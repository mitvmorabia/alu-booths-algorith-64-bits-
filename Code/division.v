==> flow/design.v <==
`timescale 10ns/1ns
module division_revB(result, valid, opera1, opera2, muordi, clock, reset, start);
  input [31:0] opera1;
  input [63:0] opera2;
  output [63:0] result;
output valid;
  input start, muordi, reset;
input clock;
  wire [31:0] opera1;
  wire [63:0] opera2;  
  reg [63:0] result;
  reg[63:0] res_store,  
op1_sub;  	  
  wire start, muordi, c_in, reset, cout1, cout, c_inop1s;
  reg [31:0] op1_store, op2_store;    
  reg sign, sign1, sign2, ope_flag;   
  reg valid, valid_dummy;
wire clock;    
  integer i;   
  wire [31:0] res_sub, res_add;   
  wire [63:0] st_op2;   
  reg res_msb, idle;   
wire [31:0] z1, op1_not_wire, op1_not_sub_wire, op1_store_not, op1_sub_store_not;
wire [63:0] res_store_not, res_not_wire, op2_not_wire, op2_store_not;
reg [63:0] res_not; 
wire c_inop1, c_inop2, c_inres;
reg [31:0] op1_not, op1_not_sub;
reg [63:0] op2_not;
assign op1_not_wire = op1_not;
assign op2_not_wire = op2_not;
assign op1_not_sub_wire = op1_not_sub;
assign res_not_wire = res_not;
assign z1 = 32'h0;
  assign st_op2 = result;   
  assign c_in = 0;    
reg [2:0] cst, nst;
parameter S0 = 3'b000,  
          S1 = 3'b001,
          S2 = 3'b010,
          S3 = 3'b011,
          S4 = 3'b100,
	 S5 = 3'b101;
always@(posedge clock or posedge reset)
begin
	if (reset)
	begin 
		cst <= S0;
	end
	else
	begin
		if (start)
		begin 
	       	cst <= S1;
		end
		else
		begin
			cst <= nst;
		end
	end
end
always @(posedge clock)
case (cst)
S0 :	   
		if (reset)
		begin
		valid = 0;	
		valid_dummy= 0;
		res_not = 64'h0;
		result = 64'h0;
		i = 35;
		nst = cst;
		end		
S1: 	   
		if (muordi == 1'b0)
		begin
			sign = sign1^sign2;
			result [31:0] = op2_store_not;
			result [63:32] = 32'h0;
			ope_flag = 1'b0;
			valid = 1'b0;
			valid_dummy = 1'b0;
			res_not = 64'h0;
			i = 0;
			nst = S2;
		end
		else 
		begin
if (muordi==1'b1)
			begin
				sign = sign1^sign2;
				ope_flag = 1'b1;
				result = op2_store_not;
i = 0;
		 		valid_dummy = 1'b0;
				valid = 1'b0;
				nst = S3;
			end
		end	
S2: 	
	if (i<32)
	begin
		nst = cst;
		i =i+1;
		if (i>=0)
		begin
			ope_flag = result[0];
			if (ope_flag == 1'b1)
			begin
				result [63:32] = res_store[63:32];
				result = result>>1;
			end
			else
			begin
				result = result>>1;
			end
		end
	end
	else if (i==32)
	begin
		nst = S4; 
		i =i+1;
		valid = 1'b1;
		nst = S4;  
	end
S3 : if (muordi==1) 		 
begin
if (muordi == 1)
        begin
          if (i<32)
            begin
              nst = cst;
i = i+1;
              if (ope_flag == 1'b1)
                begin
                  result [63:32] = res_sub[31:0];
                  res_msb = result[63];	
                  if (res_msb == 1'b0)
                    begin
                      result[63:0] = result[63:0] <<1;
                      result[0] = 1'b1;
                      ope_flag = 1'b1;	
                    end
                  else if (res_msb == 1'b1)
                    begin
                      result = result<<1;
                      result[0] = 1'b0;
                      ope_flag = 1'b0;	
                    end
                end
              else if(ope_flag == 1'b0)
                begin
                  result [63:32] = res_add[31:0];
                  res_msb = result[63];	
                  if (res_msb == 1'b0)
                    begin
                      result = result<<1;
                      result[0] = 1'b1;
                      ope_flag = 1'b1;                  
                    end
                  else if (res_msb == 1'b1)
                    begin
                      result = result<<1;
                      result[0] = 1'b0;
                      ope_flag = 1'b0;
                    end
                end		
            end         
          else if (i==32)
            begin
              i = i+1;
	nst = S4;
	      valid = 1'b1;
              if (ope_flag == 1'b1)
                begin
                  result [63:32] = res_sub[31:0];
                  res_store = result[31:0];
                  res_msb = result[63];	
                  if	 (res_msb == 1'b0)
                    begin                      
                      result[31:0] = res_store <<1;
                      result[0] = 1'b1;
                      ope_flag = 1'b1;
                      result[63:32] = res_sub[31:0];
                    end
                  else if (res_msb == 1'b1)
                    begin
                      result[31:0] = res_store <<1;
                      result[0] = 1'b0;
                      ope_flag = 1'b0;
                      result[63:32] = res_sub[31:0];
                    end
                end
              else if(ope_flag == 1'b0)
                begin
                  result [63:32] = res_add[31:0];    
                  res_store = result[31:0];
                  res_msb = result[63];	
                  if (res_msb == 1'b0)
                    begin
                      result[31:0] = res_store <<1;
                      result[0] = 1'b1;   
                      ope_flag = 1'b1;
                    end
                  else if (res_msb == 1'b1)
                    begin
                      result[31:0] = res_store <<1;  
                      result[0] = 1'b0;    
                      ope_flag = 1'b0;
                    end
                end
            end     
        end
end
S4 : if (valid) 
begin
if (sign)
begin
res_not = (~result);
end
else
begin
res_not = result;
end
valid = 1'b1;
result = res_store_not;
nst = S5;  
idle = 1;
end
S5 : if (idle) 
begin
end  
default: nst = S0;
endcase
  Add_rca_1 D1 (res_sub[31:0], , op1_sub_store_not, st_op2[63:32],c_in) ;
  Add_rca_1 D2 (res_add[31:0], ,op1_store_not, st_op2[63:32],c_in);
Add_rca_1 C1 (op1_store_not, , op1_not_wire, z1, c_inop1);
Add_rca_1 C2 (op2_store_not[31:0],cout1, op2_not_wire[31:0], z1, c_inop2);
Add_rca_1 C3 (op2_store_not[63:32], , op2_not_wire[63:32], z1, cout1);
Add_rca_1 C4 (res_store_not[31:0], cout , res_not_wire[31:0], z1, c_inres);
Add_rca_1 C5 (res_store_not[63:32], , res_not_wire[63:32], z1, cout);
Add_rca_1 C6 (op1_sub_store_not, , op1_not_sub_wire, z1, c_inop1s);
notif1 A1(c_inop1, c_in,sign1); 
bufif0 A2(c_inop1, c_in,sign1); 
notif1 A3(c_inop2, c_in,sign2); 
bufif0 A4(c_inop2, c_in,sign2); 
notif1 A5(c_inres, c_in,sign); 
bufif0 A6(c_inres, c_in,sign); 
notif0 A7(c_inop1s, c_in,sign1); 
bufif1 A8(c_inop1s, c_in,sign1); 
always@(opera1)
begin
sign1 = opera1[31];
if(sign1)
begin
op1_not = (~opera1);
op1_not_sub = opera1;
end
else
begin
op1_not = opera1;
op1_not_sub = (~opera1);
end
end
always@(posedge valid)
begin
result = result;
end
always @(opera2)
begin
sign2 = opera2[63];
if (sign2) 
begin
op2_not = (~opera2);
end
else
begin
op2_not = opera2;
end
end
endmodule
module Add_rca_1 (sum, c_out, a, b, c_in);
output [31:0] sum;
output c_out;
input [31:0] a, b;
input c_in;
wire c_in8, c_out;
Add_rca_16_1 Z1 (sum[15:0], c_in8, a[15:0], b[15:0], c_in);
Add_rca_16_1 Z2 (sum[31:16], c_out, a[31:16], b[31:16], c_in8);
endmodule
module Add_rca_16_1 (sum, c_out, a, b, c_in);
output [15:0] sum;
output c_out;
input [15:0] a, b;
input c_in;
wire c_in4, c_in8, c_in12, c_out;
Add_rca_4_1 M1 (sum[3:0], c_in4, a[3:0], b[3:0], c_in);
Add_rca_4_1 M2 (sum[7:4], c_in8, a[7:4], b[7:4], c_in4);
Add_rca_4_1 M3 (sum[11:8], c_in12, a[11:8], b[11:8], c_in8);
Add_rca_4_1 M4 (sum[15:12], c_out, a[15:12], b[15:12], c_in12);
endmodule
module Add_rca_4_1 (sum, c_out, a, b, c_in);
output [3: 0] sum;
output c_out;
input [3: 0] a, b;
input c_in;
wire c_in2, c_in3, c_in4;
Add_full_1 M1 (sum[0], c_in2, a[0], b[0], c_in);
Add_full_1 M2 (sum[1], c_in3, a[1], b[1], c_in2);
Add_full_1 M3 (sum[2], c_in4, a[2], b[2], c_in3);
Add_full_1 M4 (sum[3], c_out, a[3], b[3], c_in4);
endmodule
module Add_full_1 (sum, c_out, a, b, c_in);
output sum, c_out;
input a, b, c_in;
wire w1, w2, w3;
Add_half_1 M1 (w1, w2, a, b);
Add_half_1 M2 (sum, w3, w1, c_in);
or M3 (c_out, w2, w3);
endmodule
module Add_half_1 (sum, c_out, a, b);
output sum, c_out;
input a, b;
xor M1 (sum, a, b);
and M2 (c_out, a, b);
endmodule
# From RTL to reports: division_revB
# The steps from the RTL of division_revB to its reports follow in flow order.
# Lines are those of the file above, counted from 1.
# Operators carry their Yosys type and port widths (W data, S select, Z words).
# Cell names lack the library's common part.
inputs:
  top: "division_revB"
  clock: "clock"
  library: "sky130hd"
  corner: "tt_025C_1v80"

# After elaboration
# Counts by Yosys on the flattened word-level netlist (proc, flatten, opt, wreduce; memories kept). Register bits leave out memories and registers merged into their read ports (data or address). Print and check cells are left out. Cells with the same type and inputs are merged into one.
classes:
  addsub: 1
  mul: 0
  div: 0
  compare: 1
  equal: 9
  shifts: 0
  n_mux: 19
  n_logic: 1
  reduce_and_logical: 6
ops:
  columns: ["cell", "count"]
  rows:
  - ["$pmux W32 S4", 1]
  - ["$mux W32", 4]
  - ["$add A32 B2 Y32 const B", 1]
  - ["$lt A32 B7 Y1 const B", 1]
  - ["$eq A32 B7 Y1 const B", 1]
  - ["$pmux W3 S6", 1]
  - ["$mux W3", 6]
  - ["$ne A2 B2 Y1 const B", 3]
  - ["$eq A3 B2 Y1 const B", 2]
  - ["$eq A3 B3 Y1 const B", 2]
  - ["$reduce_and A3 Y1", 2]
  - ["$mux W1", 6]
  - ["$reduce_bool A5 Y1", 1]
  - ["$pmux W1 S5", 1]
  - ["$reduce_and A4 Y1", 1]
  - ["$reduce_bool A4 Y1", 1]
  - ["$eq A3 B1 Y1 const B", 1]
  - ["$logic_not A3 Y1", 1]
  - ["$not A1 Y1", 1]
bits:
  ff_bits: 39
  latch_bits: 0
  ram_bits: 0
  romBits: 0
  clocked_rd_ports_x_width: 0
  memories: 0
  output_inout_bits: 65
  word_cells: 41

# Longest topological paths
# Yosys ltp: most cells in a row. Word level: on the elaborated netlist, between registers, memories and ports. Mapped: between sequential cells and ports; inverters and the memories' decode and read muxes count.
depth:
  ltp_word: 5
  abc_area: 0
  ltp_mapped: 6

# Mapped cells and area
# The flow's flattened synthesis, as Yosys stat reports it; memories are mapped. The netlist is that of the ABC_AREA named above (0 if unset); the other value can give another one.
# Totals and module areas in this step are rounded.
mapped:
  cells: 290
  yosys_area_um2: 2700
  sequential_area_um2: 1200
  ff_cells: 39
  buf_cells: 74
by_type:
  columns: ["cell", "count"]
  rows:
  - ["edfxtp_1", 36]
  - ["buf_4", 64]
  - ["a21oi_1", 18]
  - ["or4_1", 12]
  - ["xnor2_1", 10]
  - ["dfrtp_1", 3]
  - ["or3_1", 11]
  - ["o21ai_0", 13]
  - ["nor2_1", 17]
  - ["nand4_1", 10]
  - ["nor4_1", 10]
  - ["nand2_1", 14]
  - ["inv_1", 12]
  - ["nand3_1", 9]
  - ["o31ai_1", 6]
  - ["nor2b_1", 5]
  - ["ha_1", 2]
  - ["o211ai_1", 3]
# Other cell types: 21; their cells: 35.

# Path before layout
# Path of least setup slack by OpenSTA after synthesis, without wires, with an ideal clock, recovery checks aside; 20% of the period is set as input and as output delay. Where synthesis merged equal registers, the netlist keeps one of their names.
synth_timing:
  path_type: "flip-flop to flip-flop"
  startpoint: "register i[6]"
  endpoint: "register i[0]"
  tclk_ps: 3040
  setup_time_ps: 387
  t_first_pin_ps: 0
  arrival_ps: 1976
  required_time_ps: 2653
  setup_slack_ps: 677
  path_delay_ps: 2363
  stages: 4
  n_path_buf: 0
  synth_period_reached_ps: 2363
# "path_delay_ps" = arrival - input delay + setup time.
# "stages": output pins that drive a net of the path, with the launching flip-flop's if there is one; two outputs of one cell count as two.
# "synth_period_reached_ps" is the clock period less the worst setup slack; recovery checks do not enter. This is arithmetic on one report: input and output delays are still those of the set period (20% each).
# Between the ends stands the longest chain of elaborated cells between them, by number of cells; it is not shown to be the way that was timed. Of several equally long chains one is given.
# Each line given opens the expression or statement behind the cell; cells for indexed reads and writes are added by Yosys, which also makes memories of some case tables.
# A register here has more assigning lines than the two given.
synth_via:
  path_cell_list: "edfxtp_1 or4_1 nor3_1 o211a_1"
  elab_chain_len: 5
  cells_between: 6
  classes_between: "1 x compare; 1 x eq/ne; 4 x mux"
synth_lines:
  columns: ["item", "line", "source"]
  rows:
  - ["from (decl)", 19, "integer i;"]
  - ["from (assign)", 103, "i =i+1;"]
  - ["from (assign)", 121, "i =i+1;"]
  - ["$eq A32 B7 Y1", 168, "else if (i==32)"]
  - ["$mux W32", 168, null]
  - ["$mux W32", 129, "if (i<32)"]
  - ["$mux W32", 125, "S3 : if (muordi==1)"]
  - ["$pmux W32 S4", 62, "case (cst)"]
  - ["to (assign)", 103, null]
  - ["to (assign)", 121, null]
  - ["to (decl)", 19, null]

# Timing after layout
# Path of least setup slack in the final report of record 2 (OpenROAD, finished layout, wires in). Where an end is a register, its clock arrival counts in the times.
# The report prints the path's times to 10 ps; the period is as set.
layout_timing:
  path_type: "flip-flop to flip-flop"
  startpoint: "register i[14]"
  endpoint: "register i[30]"
  tclk_ps: 1950
  setup_time_ps: 290
  t_first_pin_ps: 280
  arrival_ps: 2020
  required_time_ps: 1940
  setup_slack_ps: -80
  stages: 8
  n_path_buf: 3
# Between the ends stands the longest chain of elaborated cells between them, by number of cells; it is not shown to be the way that was timed. Of several equally long chains one is given.
# A register here has more assigning lines than the two given.
layout_via:
  path_cell_list: "edfxtp_1 buf_6 nor4_2 nand4_1 buf_4 nor3_4 buf_6 o211a_4"
  elab_chain_len: 5
  cells_between: 7
  classes_between: "1 x add/sub; 1 x compare; 1 x eq/ne; 4 x mux"
layout_lines:
  columns: ["item", "line", "source"]
  rows:
  - ["from (decl)", 19, "integer i;"]
  - ["from (assign)", 103, "i =i+1;"]
  - ["from (assign)", 121, "i =i+1;"]
  - ["$add A32 B2 Y32", 170, "i = i+1;"]
  - ["$mux W32", 168, "else if (i==32)"]
  - ["$mux W32", 129, "if (i<32)"]
  - ["$mux W32", 125, "S3 : if (muordi==1)"]
  - ["$pmux W32 S4", 62, "case (cst)"]
  - ["to (assign)", 103, null]
  - ["to (assign)", 121, null]
  - ["to (decl)", 19, null]

Memo
Re: implementation data of division_revB

Settings and measured results of 2 stored flow runs for module division_revB (sky130hd), not sorted in any way. The constraints put input and output delay at 20% of the set period each and load the outputs with 0.01 pF.
"worst_path_time_ps": the worst setup path's part of the clock period (all of it between registers, 20% less for each end at a port) less its slack. A launch clock that arrives late makes it longer, a capture clock that arrives late makes it shorter.
"totalPower_uw" is the tool's figure for a default switching activity; nothing was simulated.
"worst_path_time_ps" is known to 10 ps.
Results are given in rounded form.

--- record 1 ---
==> flow/run.sh <==
#!/bin/bash
# the make line also repeats the synthesis and layout settings of config.mk as NAME=value (left out here)
make -C /OpenROAD-flow-scripts/flow DESIGN_CONFIG=/design/flow/config.mk WORK_HOME=/design/flow/orfs CLKGATE_MAP_FILE= finish
==> flow/config.mk <==
export PLATFORM = sky130hd
export DESIGN_NAME = division_revB
export DESIGN_NICKNAME = division_revB
export VERILOG_FILES = /design/flow/design.v
export SDC_FILE = /design/flow/constraint.sdc
export NUM_CORES = 4
export LEC_CHECK = 0
export ABC_AREA = 1
export CAP_MARGIN = 20
export CELL_PAD_IN_SITES_GLOBAL_PLACEMENT = 1
export CORE_ASPECT_RATIO = 0.98
export CORE_MARGIN = 7
export CORE_UTILIZATION = 57
export CTS_CLUSTER_DIAMETER = 359
export CTS_CLUSTER_SIZE = 45
export GPL_ROUTABILITY_DRIVEN = 1
export MAX_ROUTING_LAYER = met5
export MIN_ROUTING_LAYER = met2
export PLACE_DENSITY_LB_ADDON = 0.18
export SETUP_SLACK_MARGIN = -0.13
export SLEW_MARGIN = 20
export TNS_END_PERCENT = 45
==> flow/constraint.sdc <==
create_clock -name core_clock -period 2.03 [get_ports {clock}]
set_input_delay 0.4060 -clock core_clock [delete_from_list [all_inputs] [get_ports {clock}]]
set_output_delay 0.4060 -clock core_clock [all_outputs]
set_load 0.01 [all_outputs]

==> results, as YAML <==
outcome: "not finished: placement ended with error FLW-0024"

--- record 2 ---
==> flow/run.sh <==
#!/bin/bash
# the make line also repeats the synthesis and layout settings of config.mk as NAME=value (left out here)
make -C /OpenROAD-flow-scripts/flow DESIGN_CONFIG=/design/flow/config.mk WORK_HOME=/design/flow/orfs CLKGATE_MAP_FILE= finish
==> flow/config.mk <==
export PLATFORM = sky130hd
export DESIGN_NAME = division_revB
export DESIGN_NICKNAME = division_revB
export VERILOG_FILES = /design/flow/design.v
export SDC_FILE = /design/flow/constraint.sdc
export NUM_CORES = 4
export LEC_CHECK = 0
export ABC_AREA = 0
export CAP_MARGIN = 40
export CORE_ASPECT_RATIO = 0.76
export CORE_MARGIN = 6
export CORE_UTILIZATION = 37
export CTS_CLUSTER_DIAMETER = 191
export GPL_TIMING_DRIVEN = 0
export HOLD_SLACK_MARGIN = 0.21
export MIN_ROUTING_LAYER = met1
export PLACE_DENSITY_LB_ADDON = 0.08
export SLEW_MARGIN = 20
==> flow/constraint.sdc <==
create_clock -name core_clock -period 1.95 [get_ports {clock}]
set_input_delay 0.3900 -clock core_clock [delete_from_list [all_inputs] [get_ports {clock}]]
set_output_delay 0.3900 -clock core_clock [all_outputs]
set_load 0.01 [all_outputs]

==> results, as YAML <==
results:
  design_die_area_um2: 9600
  totalPower_uw: 4700
  worst_path_time_ps: 2030
  critical_path_kind: "flip-flop to flip-flop"
  stdcell_area_um2: 3800
  synth_area_um2: 2700
  final_setup_ws_ps: -84
  total_negative_slack_ps: -2600
